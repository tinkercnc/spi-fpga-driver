==> flow/design.v <==
module quad(clk, A, B, Z, zr, out);
parameter W=14;
input clk, A, B, Z, zr;
reg [(W-1):0] c, i;
reg zl;
output [2*W:0] out = { zl, i, c };
reg [2:0] Ad, Bd;
reg [2:0] Zc;
always @(posedge clk) Ad <= {Ad[1:0], A};
always @(posedge clk) Bd <= {Bd[1:0], B};
wire good_one = &Zc;
wire good_zero = ~|Zc;
reg last_good;
wire index_pulse = good_one && !last_good;
wire count_enable = Ad[1] ^ Ad[2] ^ Bd[1] ^ Bd[2];
wire count_direction = Ad[1] ^ Bd[2];
always @(posedge clk)
begin
    if(Z && !good_one) Zc <= Zc + 2'b1;
    else if(!good_zero) Zc <= Zc - 2'b1;
    if(good_one) last_good <= 1;
    else if(good_zero) last_good <= 0;
    if(count_enable)
    begin
	if(count_direction) c <= c + 1'd1;
	else c <= c - 1'd1;
    end 
    if(index_pulse) begin
        i <= c;
        zl <= 1;
        end else if(zr) begin
        zl <= 0;
    end
end
endmodule
module pluto_spi_rspi(clk, SCK, MOSI, MISO, SSEL, LED, nConfig, nRESET, nPE, quadA, quadB, quadZ, up, down, dout, din);
parameter QW=14;
input clk;
input SCK, SSEL, MOSI, nRESET;
output MISO, nConfig, nPE;
output LED;
input [7:0] din;
input [3:0] quadA;
input [3:0] quadB;
input [3:0] quadZ;
wire do_tristate;
assign nConfig = nRESET;
assign nPE = 1'b1;
reg[9:0] real_dout; 
output [9:0] dout = do_tristate ? 10'bZZZZZZZZZZ : real_dout;
wire[3:0] real_up;
output [3:0] up = do_tristate ? 4'bZZZZ : real_up;
wire[3:0] real_down;
output [3:0] down = do_tristate ? 4'bZZZZ : real_down;
reg Zpolarity;
wire pwm_at_top;
reg [10:0] pwmcnt;
wire [10:0] top = 11'd2047;
assign pwm_at_top = (pwmcnt == top);
reg [15:0] pwm0, pwm1, pwm2, pwm3;
always @(posedge clk) begin
    if(pwm_at_top) pwmcnt <= 0;
    else pwmcnt <= pwmcnt + 11'd1;
end
wire [10:0] pwmrev = { 
    pwmcnt[4], pwmcnt[5], pwmcnt[6], pwmcnt[7], pwmcnt[8], pwmcnt[9],
    pwmcnt[10], pwmcnt[3:0]};
wire [10:0] pwmcmp0 = pwm0[14] ? pwmrev : pwmcnt;    
wire pwmact0 = pwm0[10:0] > pwmcmp0;
wire pwmact1 = pwm1[10:0] > pwmcmp0;
wire pwmact2 = pwm2[10:0] > pwmcmp0;
wire pwmact3 = pwm3[10:0] > pwmcmp0;
assign real_up[0] = pwm0[12] ^ (pwm0[15] ? 1'd0 : pwmact0);
assign real_up[1] = pwm1[12] ^ (pwm1[15] ? 1'd0 : pwmact1);
assign real_up[2] = pwm2[12] ^ (pwm2[15] ? 1'd0 : pwmact2);
assign real_up[3] = pwm3[12] ^ (pwm3[15] ? 1'd0 : pwmact3);
assign real_down[0] = pwm0[13] ^ (~pwm0[15] ? 1'd0 : pwmact0);
assign real_down[1] = pwm1[13] ^ (~pwm1[15] ? 1'd0 : pwmact1);
assign real_down[2] = pwm2[13] ^ (~pwm2[15] ? 1'd0 : pwmact2);
assign real_down[3] = pwm3[13] ^ (~pwm3[15] ? 1'd0 : pwmact3);
reg qtest;
wire [2*QW:0] quad0, quad1, quad2, quad3;
wire qr0, qr1, qr2, qr3;
quad q0(clk, quadA[0], quadB[0], quadZ[0]^Zpolarity, qr0, quad0);
quad q1(clk, quadA[1], quadB[1], quadZ[1]^Zpolarity, qr1, quad1);
quad q2(clk, quadA[2], quadB[2], quadZ[2]^Zpolarity, qr2, quad2);
quad q3(clk, quadA[3], quadB[3], quadZ[3]^Zpolarity, qr3, quad3);
reg [2:0] SCKr;
always @(posedge clk) SCKr <= {SCKr[1:0], SCK};
wire SCK_risingedge = (SCKr[2:1]==2'b01);   
wire SCK_fallingedge = (SCKr[2:1]==2'b10);   
wire SCK_high = SCKr[1];   
reg [2:0] SSELr;
always @(posedge clk) SSELr <= {SSELr[1:0], SSEL};
wire SSEL_active = ~SSELr[1];   
wire SSEL_startmessage = (SSELr[2:1]==2'b10);   
wire SSEL_endmessage = (SSELr[2:1]==2'b01);   
wire MOSI_data = MOSI;
reg [2:0] bitcnt;
reg byte_received;   
reg [4:0] spibytecnt;
reg [7:0] data_recvd;
reg [7:0] data_sent;
reg [7:0] data_outbuf;
always @(posedge clk) begin
	if(SSEL_startmessage) begin
		bitcnt <= 3'b000;
		spibytecnt <= 5'b00000;
	end
	if(SSEL_active) begin
		if(SCK_risingedge) begin
			data_recvd <= {data_recvd[6:0], MOSI_data};
			bitcnt <= bitcnt + 3'b001;
			if(bitcnt==3'b000)
				data_sent <= data_outbuf;
		end
		else if(SCK_fallingedge) begin
			data_sent <= {data_sent[6:0], 1'b0};
			if(bitcnt==3'b000) begin
				spibytecnt <= spibytecnt + 5'b00001;
			end
		end
		byte_received <= SCK_risingedge && (bitcnt==3'b111);
	end
end
assign MISO = data_sent[7];   
reg [7:0] data_inbuf;
always @(posedge clk) begin
	if(SSEL_active) begin
		if(spibytecnt == 5'b00000) begin	 
			data_outbuf <= quad0[7:0];
			if(byte_received)
				data_inbuf <= data_recvd;	 
		end
		else if(spibytecnt == 5'b00001) begin	 
			data_outbuf <= quad0[15:8];
			if(byte_received)
				pwm0 <= {data_recvd,data_inbuf};	 
		end
		else if(spibytecnt == 5'b00010) begin	 
			data_outbuf <= quad0[23:16];
			if(byte_received)
				data_inbuf <= data_recvd;	 
		end
		else if(spibytecnt == 5'b00011) begin	 
			data_outbuf <= {4'b0, quad0[27:24]};
			if(byte_received)
				pwm1 <= {data_recvd,data_inbuf};	 
		end
		else if(spibytecnt == 5'b00100) begin	 
			data_outbuf <= quad1[7:0];
			if(byte_received)
				data_inbuf <= data_recvd;	 
		end
		else if(spibytecnt == 5'b00101) begin	 
			data_outbuf <= quad1[15:8];
			if(byte_received)
				pwm2 <= {data_recvd,data_inbuf};	 
		end
		else if(spibytecnt == 5'b00110) begin	 
			data_outbuf <= quad1[23:16];
			if(byte_received)
				data_inbuf <= data_recvd;	 
		end
		else if(spibytecnt == 5'b00111) begin	 
			data_outbuf <= {4'b0, quad1[27:24]};
			if(byte_received)
				pwm3 <= {data_recvd,data_inbuf};	 
		end
		else if(spibytecnt == 5'b01000)  begin	 
			data_outbuf <= quad2[7:0];
			if(byte_received)
				data_inbuf <= data_recvd;	 
		end
		else if(spibytecnt == 5'b01001) begin	 
			data_outbuf <= quad2[15:8];
			if(byte_received) begin
				real_dout <= {data_recvd[1:0],data_inbuf};	 
				Zpolarity <= data_recvd[7];	 
				qtest <= data_recvd[5];	 
			end
		end
		else if(spibytecnt == 5'b01010) data_outbuf <= quad2[23:16];	 
		else if(spibytecnt == 5'b01011) data_outbuf <= {4'b0, quad2[27:24]};	 
		else if(spibytecnt == 5'b01100) data_outbuf <= quad3[7:0];
		else if(spibytecnt == 5'b01101) data_outbuf <= quad3[15:8];
		else if(spibytecnt == 5'b01110) data_outbuf <= quad3[23:16];
		else if(spibytecnt == 5'b01111) data_outbuf <= {4'b0, quad3[27:24]};
		else if(spibytecnt == 5'b10000) data_outbuf <= din;
		else if(spibytecnt == 5'b10001) data_outbuf <= {quadB, quadZ};
		else if(spibytecnt == 5'b10010) data_outbuf <= {4'b0, quadA};
		else if(spibytecnt == 5'b10011) data_outbuf <= 8'b0;
		else data_outbuf <= spibytecnt;
	end
end
assign LED = (real_up[0] ^ real_down[0]);
endmodule
# --- Tool chain data of pluto_spi_rspi ---
# Tool output for the design above, in the order of the flow.
# Lines are those of the file above, counted from 1.
# Operators carry their Yosys type and port widths (W data, S select, Z words).
# Library cell names are shortened.
setup:
  top: "pluto_spi_rspi"
  clk_port: "clk"
  lib: "sky130hd"
  corner: "tt_025C_1v80"

# --- Word level ---
# Yosys after proc, flatten, opt, wreduce and memory -nomap, before mapping. Memory bits, and registers merged into a memory's read port (data or address), are not among the register bits. Print and check cells are not counted. Equal cells are merged and count once.
word_totals:
  reg_bits: 285
  input_bits: 25
  output_inout_bits: 22
op_classes:
  n_addsub: 19
  compare: 4
  equal: 29
  mux: 65
  logic: 39
  n_reduce_logical: 41
ops:
  columns: ["cell", "count"]
  rows:
  - ["$mux W8", 31]
  - ["$add A14 B1 Y14 const B", 4]
  - ["$sub A14 B1 Y14 const B", 4]
  - ["$mux W14", 4]
  - ["$gt A11 B11 Y1", 4]
  - ["$eq A5 B4 Y1 const B", 8]
  - ["$mux W5", 7]
  - ["$mux W3", 11]
  - ["$xor A1 B1 Y1", 29]
  - ["$eq A5 B3 Y1 const B", 4]
  - ["$eq A5 B5 Y1 const B", 4]
  - ["$add A3 B1 Y3 const B", 5]
  - ["$reduce_and A3 Y1", 5]
  - ["$reduce_and A12 Y1", 1]
  - ["$sub A3 B1 Y3 const B", 4]
  - ["$reduce_or A3 Y1", 4]
  - ["$reduce_and A6 Y1", 2]
  - ["$add A11 B1 Y11 const B", 1]
  - ["$eq A11 B11 Y1 const B", 1]
  - ["$mux W11", 1]
  - ["$not A1 Y1", 10]
  - ["$reduce_and A10 Y1", 1]
  - ["$reduce_bool A2 Y1", 5]
  - ["$eq A5 B2 Y1 const B", 2]
  - ["$mux W10", 1]
  - ["$logic_and A1 B1 Y1", 9]
  - ["$logic_not A1 Y1", 8]
  - ["$reduce_and A8 Y1", 1]
# Other operator kinds: 17; their cells: 26.

# --- Depth ---
# Depth = most cells in a row (Yosys ltp): at word level without a register or memory, in the mapped netlist without a sequential cell, where the memories' decode and read muxes count.
depth:
  word_depth: 21
  abc_area: 1
  mapped_depth: 26
  depth_no_buf: 26

# --- Netlist ---
# Yosys stat after the flow's synthesis: flattened, memories mapped to cells. It holds for the ABC_AREA given above (unset counts as 0); a run with the other value may have another netlist.
# Totals and module areas in this step are rounded.
by_type:
  columns: ["cell_type", "count", "area_total_um2"]
  rows:
  - ["edfxtp_1", 225, 6756.48]
  - ["ha_1", 101, 1.26E+03]
  - ["nand2_1", 319, 1.2E+03]
  - ["dfxtp_1", 53, 1.06E+03]
  - ["xor2_1", 63, 551.779]
  - ["inv_1", 144, 540.518]
  - ["a21oi_1", 79, 395.379]
  - ["nor2_1", 94, 352.838]
  - ["nand3_1", 48, 240.23]
  - ["o21ai_0", 47, 235.226]
  - ["xnor2_1", 21, 183.926]
  - ["fa_1", 8, 160.154]
  - ["or2_2", 13, 81.328]
  - ["inv_2", 21, 78.826]
  - ["nor3_1", 14, 70.067]
  - ["o21ai_1", 13, 65.062]
  - ["nand4_1", 10, 62.56]
  - ["o211ai_1", 7, 52.55]
# Not listed: further types 31, cells in them 72.
synth_totals:
  stdcells: 1352
  yosys_area_um2: 14000
  sequential_area_um2: 7800
  flip_flops: 278
  buffers: 12

# --- Path before layout ---
# Path of least setup slack by OpenSTA after synthesis, without wires, with an ideal clock, recovery checks aside; 20% of the period is set as input and as output delay. Where synthesis merged equal registers, the netlist keeps one of their names.
synth_timing:
  path_kind: "register to output"
  startpoint: "register pwm0[14]"
  endpoint: "output port LED"
  period_ns: 4.51
  out_delay_ns: 0.902
  t_first_pin_ns: 0.000
  arrival_time_ns: 2.252
  required_ns: 3.608
  setup_slack_ns: 1.356
  path_delay_ns: 2.252
  stages: 13
  n_path_buf: 1
  synth_period_reached_ns: 3.154
# "path_delay_ns" is the arrival time less input delay plus setup time.
# At an output port there is no setup time.
# "stages": output pins that drive a net of the path, with the launching flip-flop's if there is one; two outputs of one cell count as two.
# "synth_period_reached_ns" = period - worst setup slack (recovery checks aside). The figure is calculated, with input and output delays left at 20% of the set period.
# The rows between start and end are the longest chain of elaborated cells between them; the timing report does not say that the signal goes this way. Where chains are equally long, one stands for them.
# A line is the first line of the expression or statement that the cell stems from. Yosys adds cells for indexed reads and writes and turns some case tables into memories.
synth_via:
  path_cell_list: "edfxtp_1 > clkbuf_1 > o21ai_0 > ha_1 > a21oi_1 > o21ai_0 > nand2_1 > o2111ai_1 > nand3_1 > inv_1 > or2_2 > nand2_1 > xor2_1"
  elab_chain_cells: 5
synth_lines:
  columns: ["element", "line_no", "source"]
  rows:
  - ["start: declaration", 60, "reg [15:0] pwm0, pwm1, pwm2, pwm3;"]
  - ["start: assignment", 138, "pwm0 <= {data_recvd,data_inbuf};"]
  - ["$mux W11", 68, "wire [10:0] pwmcmp0 = pwm0[14] ? pwmrev : pwmcnt;"]
  - ["$gt A11 B11 Y1", 69, "wire pwmact0 = pwm0[10:0] > pwmcmp0;"]
  - ["$mux W1", 73, "assign real_up[0] = pwm0[12] ^ (pwm0[15] ? 1'd0 : pwmact0);"]
  - ["$xor A1 B1 Y1", 73, null]
  - ["$xor A1 B1 Y1", 196, "assign LED = (real_up[0] ^ real_down[0]);"]
  - ["end: declaration", 41, "output LED;"]

# --- Timing after layout ---
# From the final timing report of run 1: the path of least setup slack in the routed layout; clock arrival at registers is part of the times.
layout_timing:
  path_kind: "register to output"
  startpoint: "register pwm0[14]"
  endpoint: "output port up[1]"
  period_ns: 5.84
  out_delay_ns: 1.17
  t_first_pin_ns: 0.54
  arrival_time_ns: 3.72
  required_ns: 4.67
  setup_slack_ns: 0.95
  stages: 12
  n_path_buf: 1
# The rows between start and end are the longest chain of elaborated cells between them; the timing report does not say that the signal goes this way. Where chains are equally long, one stands for them.
layout_via:
  path_cell_list: "edfxtp_1 > o21ai_0 > ha_1 > nand2_1 > o21ai_0 > a21oi_1 > o21a_1 > o21ai_0 > nand2_1 > nor2_1 > xor2_1 > clkdlybuf4s50_1"
  elab_chain_cells: 5
layout_lines:
  columns: ["element", "line_no", "source"]
  rows:
  - ["start: declaration", 60, "reg [15:0] pwm0, pwm1, pwm2, pwm3;"]
  - ["start: assignment", 138, "pwm0 <= {data_recvd,data_inbuf};"]
  - ["$mux W11", 68, "wire [10:0] pwmcmp0 = pwm0[14] ? pwmrev : pwmcnt;"]
  - ["$gt A11 B11 Y1", 70, "wire pwmact1 = pwm1[10:0] > pwmcmp0;"]
  - ["$mux W1", 74, "assign real_up[1] = pwm1[12] ^ (pwm1[15] ? 1'd0 : pwmact1);"]
  - ["$xor A1 B1 Y1", 74, null]
  - ["$mux W4", 52, "output [3:0] up = do_tristate ? 4'bZZZZ : real_up;"]
  - ["end: declaration", 52, null]

Subject: pluto_spi_rspi on sky130hd, stored results

Hello all,

Top module pluto_spi_rspi; platform sky130hd; tools Yosys and OpenROAD; 2 stored runs in no particular order. Input and output delays are each 20% of the period that was set; the output load is 0.01 pF.
"period_less_ws_ns": clock period set for the run, less the worst setup slack. It is reckoned from that one timing run; input and output delays stay at 20% of the period that was set.
"critical_path_time_ns" = time allowed to the worst setup path (clock period - input delay - output delay, where it has them) - its slack; a late launch clock adds to it, a late capture clock takes from it.
By "totalPower_mw" is meant OpenSTA's value without simulated activity: inputs other than the clock are taken to toggle once in ten clock periods, and the tool carries that through the logic.
The measured numbers are rounded.

--- run 1 ---
==> flow/run.sh <==
#!/bin/bash
# the make line also repeats the synthesis and layout settings of config.mk as NAME=value (left out here)
make -C /OpenROAD-flow-scripts/flow DESIGN_CONFIG=/design/flow/config.mk WORK_HOME=/design/flow/orfs CLKGATE_MAP_FILE= finish
==> flow/config.mk <==
export PLATFORM = sky130hd
export DESIGN_NAME = pluto_spi_rspi
export DESIGN_NICKNAME = pluto_spi_rspi
export VERILOG_FILES = /design/flow/design.v
export SDC_FILE = /design/flow/constraint.sdc
export NUM_CORES = 4
export LEC_CHECK = 0
export ABC_AREA = 1
export CAP_MARGIN = 0
export CELL_PAD_IN_SITES_GLOBAL_PLACEMENT = 2
export CORE_ASPECT_RATIO = 0.57
export CORE_MARGIN = 2
export CORE_UTILIZATION = 53
export GPL_ROUTABILITY_DRIVEN = 1
export PLACE_DENSITY_LB_ADDON = 0.24
export SETUP_SLACK_MARGIN = -0.53
export SLEW_MARGIN = 20
==> flow/constraint.sdc <==
create_clock -name core_clock -period 5.84 [get_ports {clk}]
set_input_delay 1.1680 -clock core_clock [delete_from_list [all_inputs] [get_ports {clk}]]
set_output_delay 1.1680 -clock core_clock [all_outputs]
set_load 0.01 [all_outputs]

==> results, as YAML <==
results:
  setup_ws_ns: 0.95
  final_die_area_um2: 28000
  ys_area_um2: 14000
  critical_path_time_ns: 3.72
  worst_path_kind: "register to output"
  final_cell_area_um2: 16000
  ws_hold_ns: 0.32
  period_less_ws_ns: 4.891
  totalPower_mw: 6.6

--- run 2 ---
==> flow/run.sh <==
#!/bin/bash
# the make line also repeats the synthesis and layout settings of config.mk as NAME=value (left out here)
make -C /OpenROAD-flow-scripts/flow DESIGN_CONFIG=/design/flow/config.mk WORK_HOME=/design/flow/orfs CLKGATE_MAP_FILE= finish
==> flow/config.mk <==
export PLATFORM = sky130hd
export DESIGN_NAME = pluto_spi_rspi
export DESIGN_NICKNAME = pluto_spi_rspi
export VERILOG_FILES = /design/flow/design.v
export SDC_FILE = /design/flow/constraint.sdc
export NUM_CORES = 4
export LEC_CHECK = 0
export CAP_MARGIN = 20
export CORE_MARGIN = 2
export CORE_UTILIZATION = 56
export SLEW_MARGIN = 20
==> flow/constraint.sdc <==
create_clock -name core_clock -period 3.52 [get_ports {clk}]
set_input_delay 0.7040 -clock core_clock [delete_from_list [all_inputs] [get_ports {clk}]]
set_output_delay 0.7040 -clock core_clock [all_outputs]
set_load 0.01 [all_outputs]

==> results, as YAML <==
results:
  ys_area_um2: 14000
  period_less_ws_ns: 3.528
  ws_hold_ns: 0.33
  final_die_area_um2: 27000
  critical_path_time_ns: 2.82
  worst_path_kind: "register to output"
  final_cell_area_um2: 16000
  totalPower_mw: 12
  setup_ws_ns: -0.008

Thanks
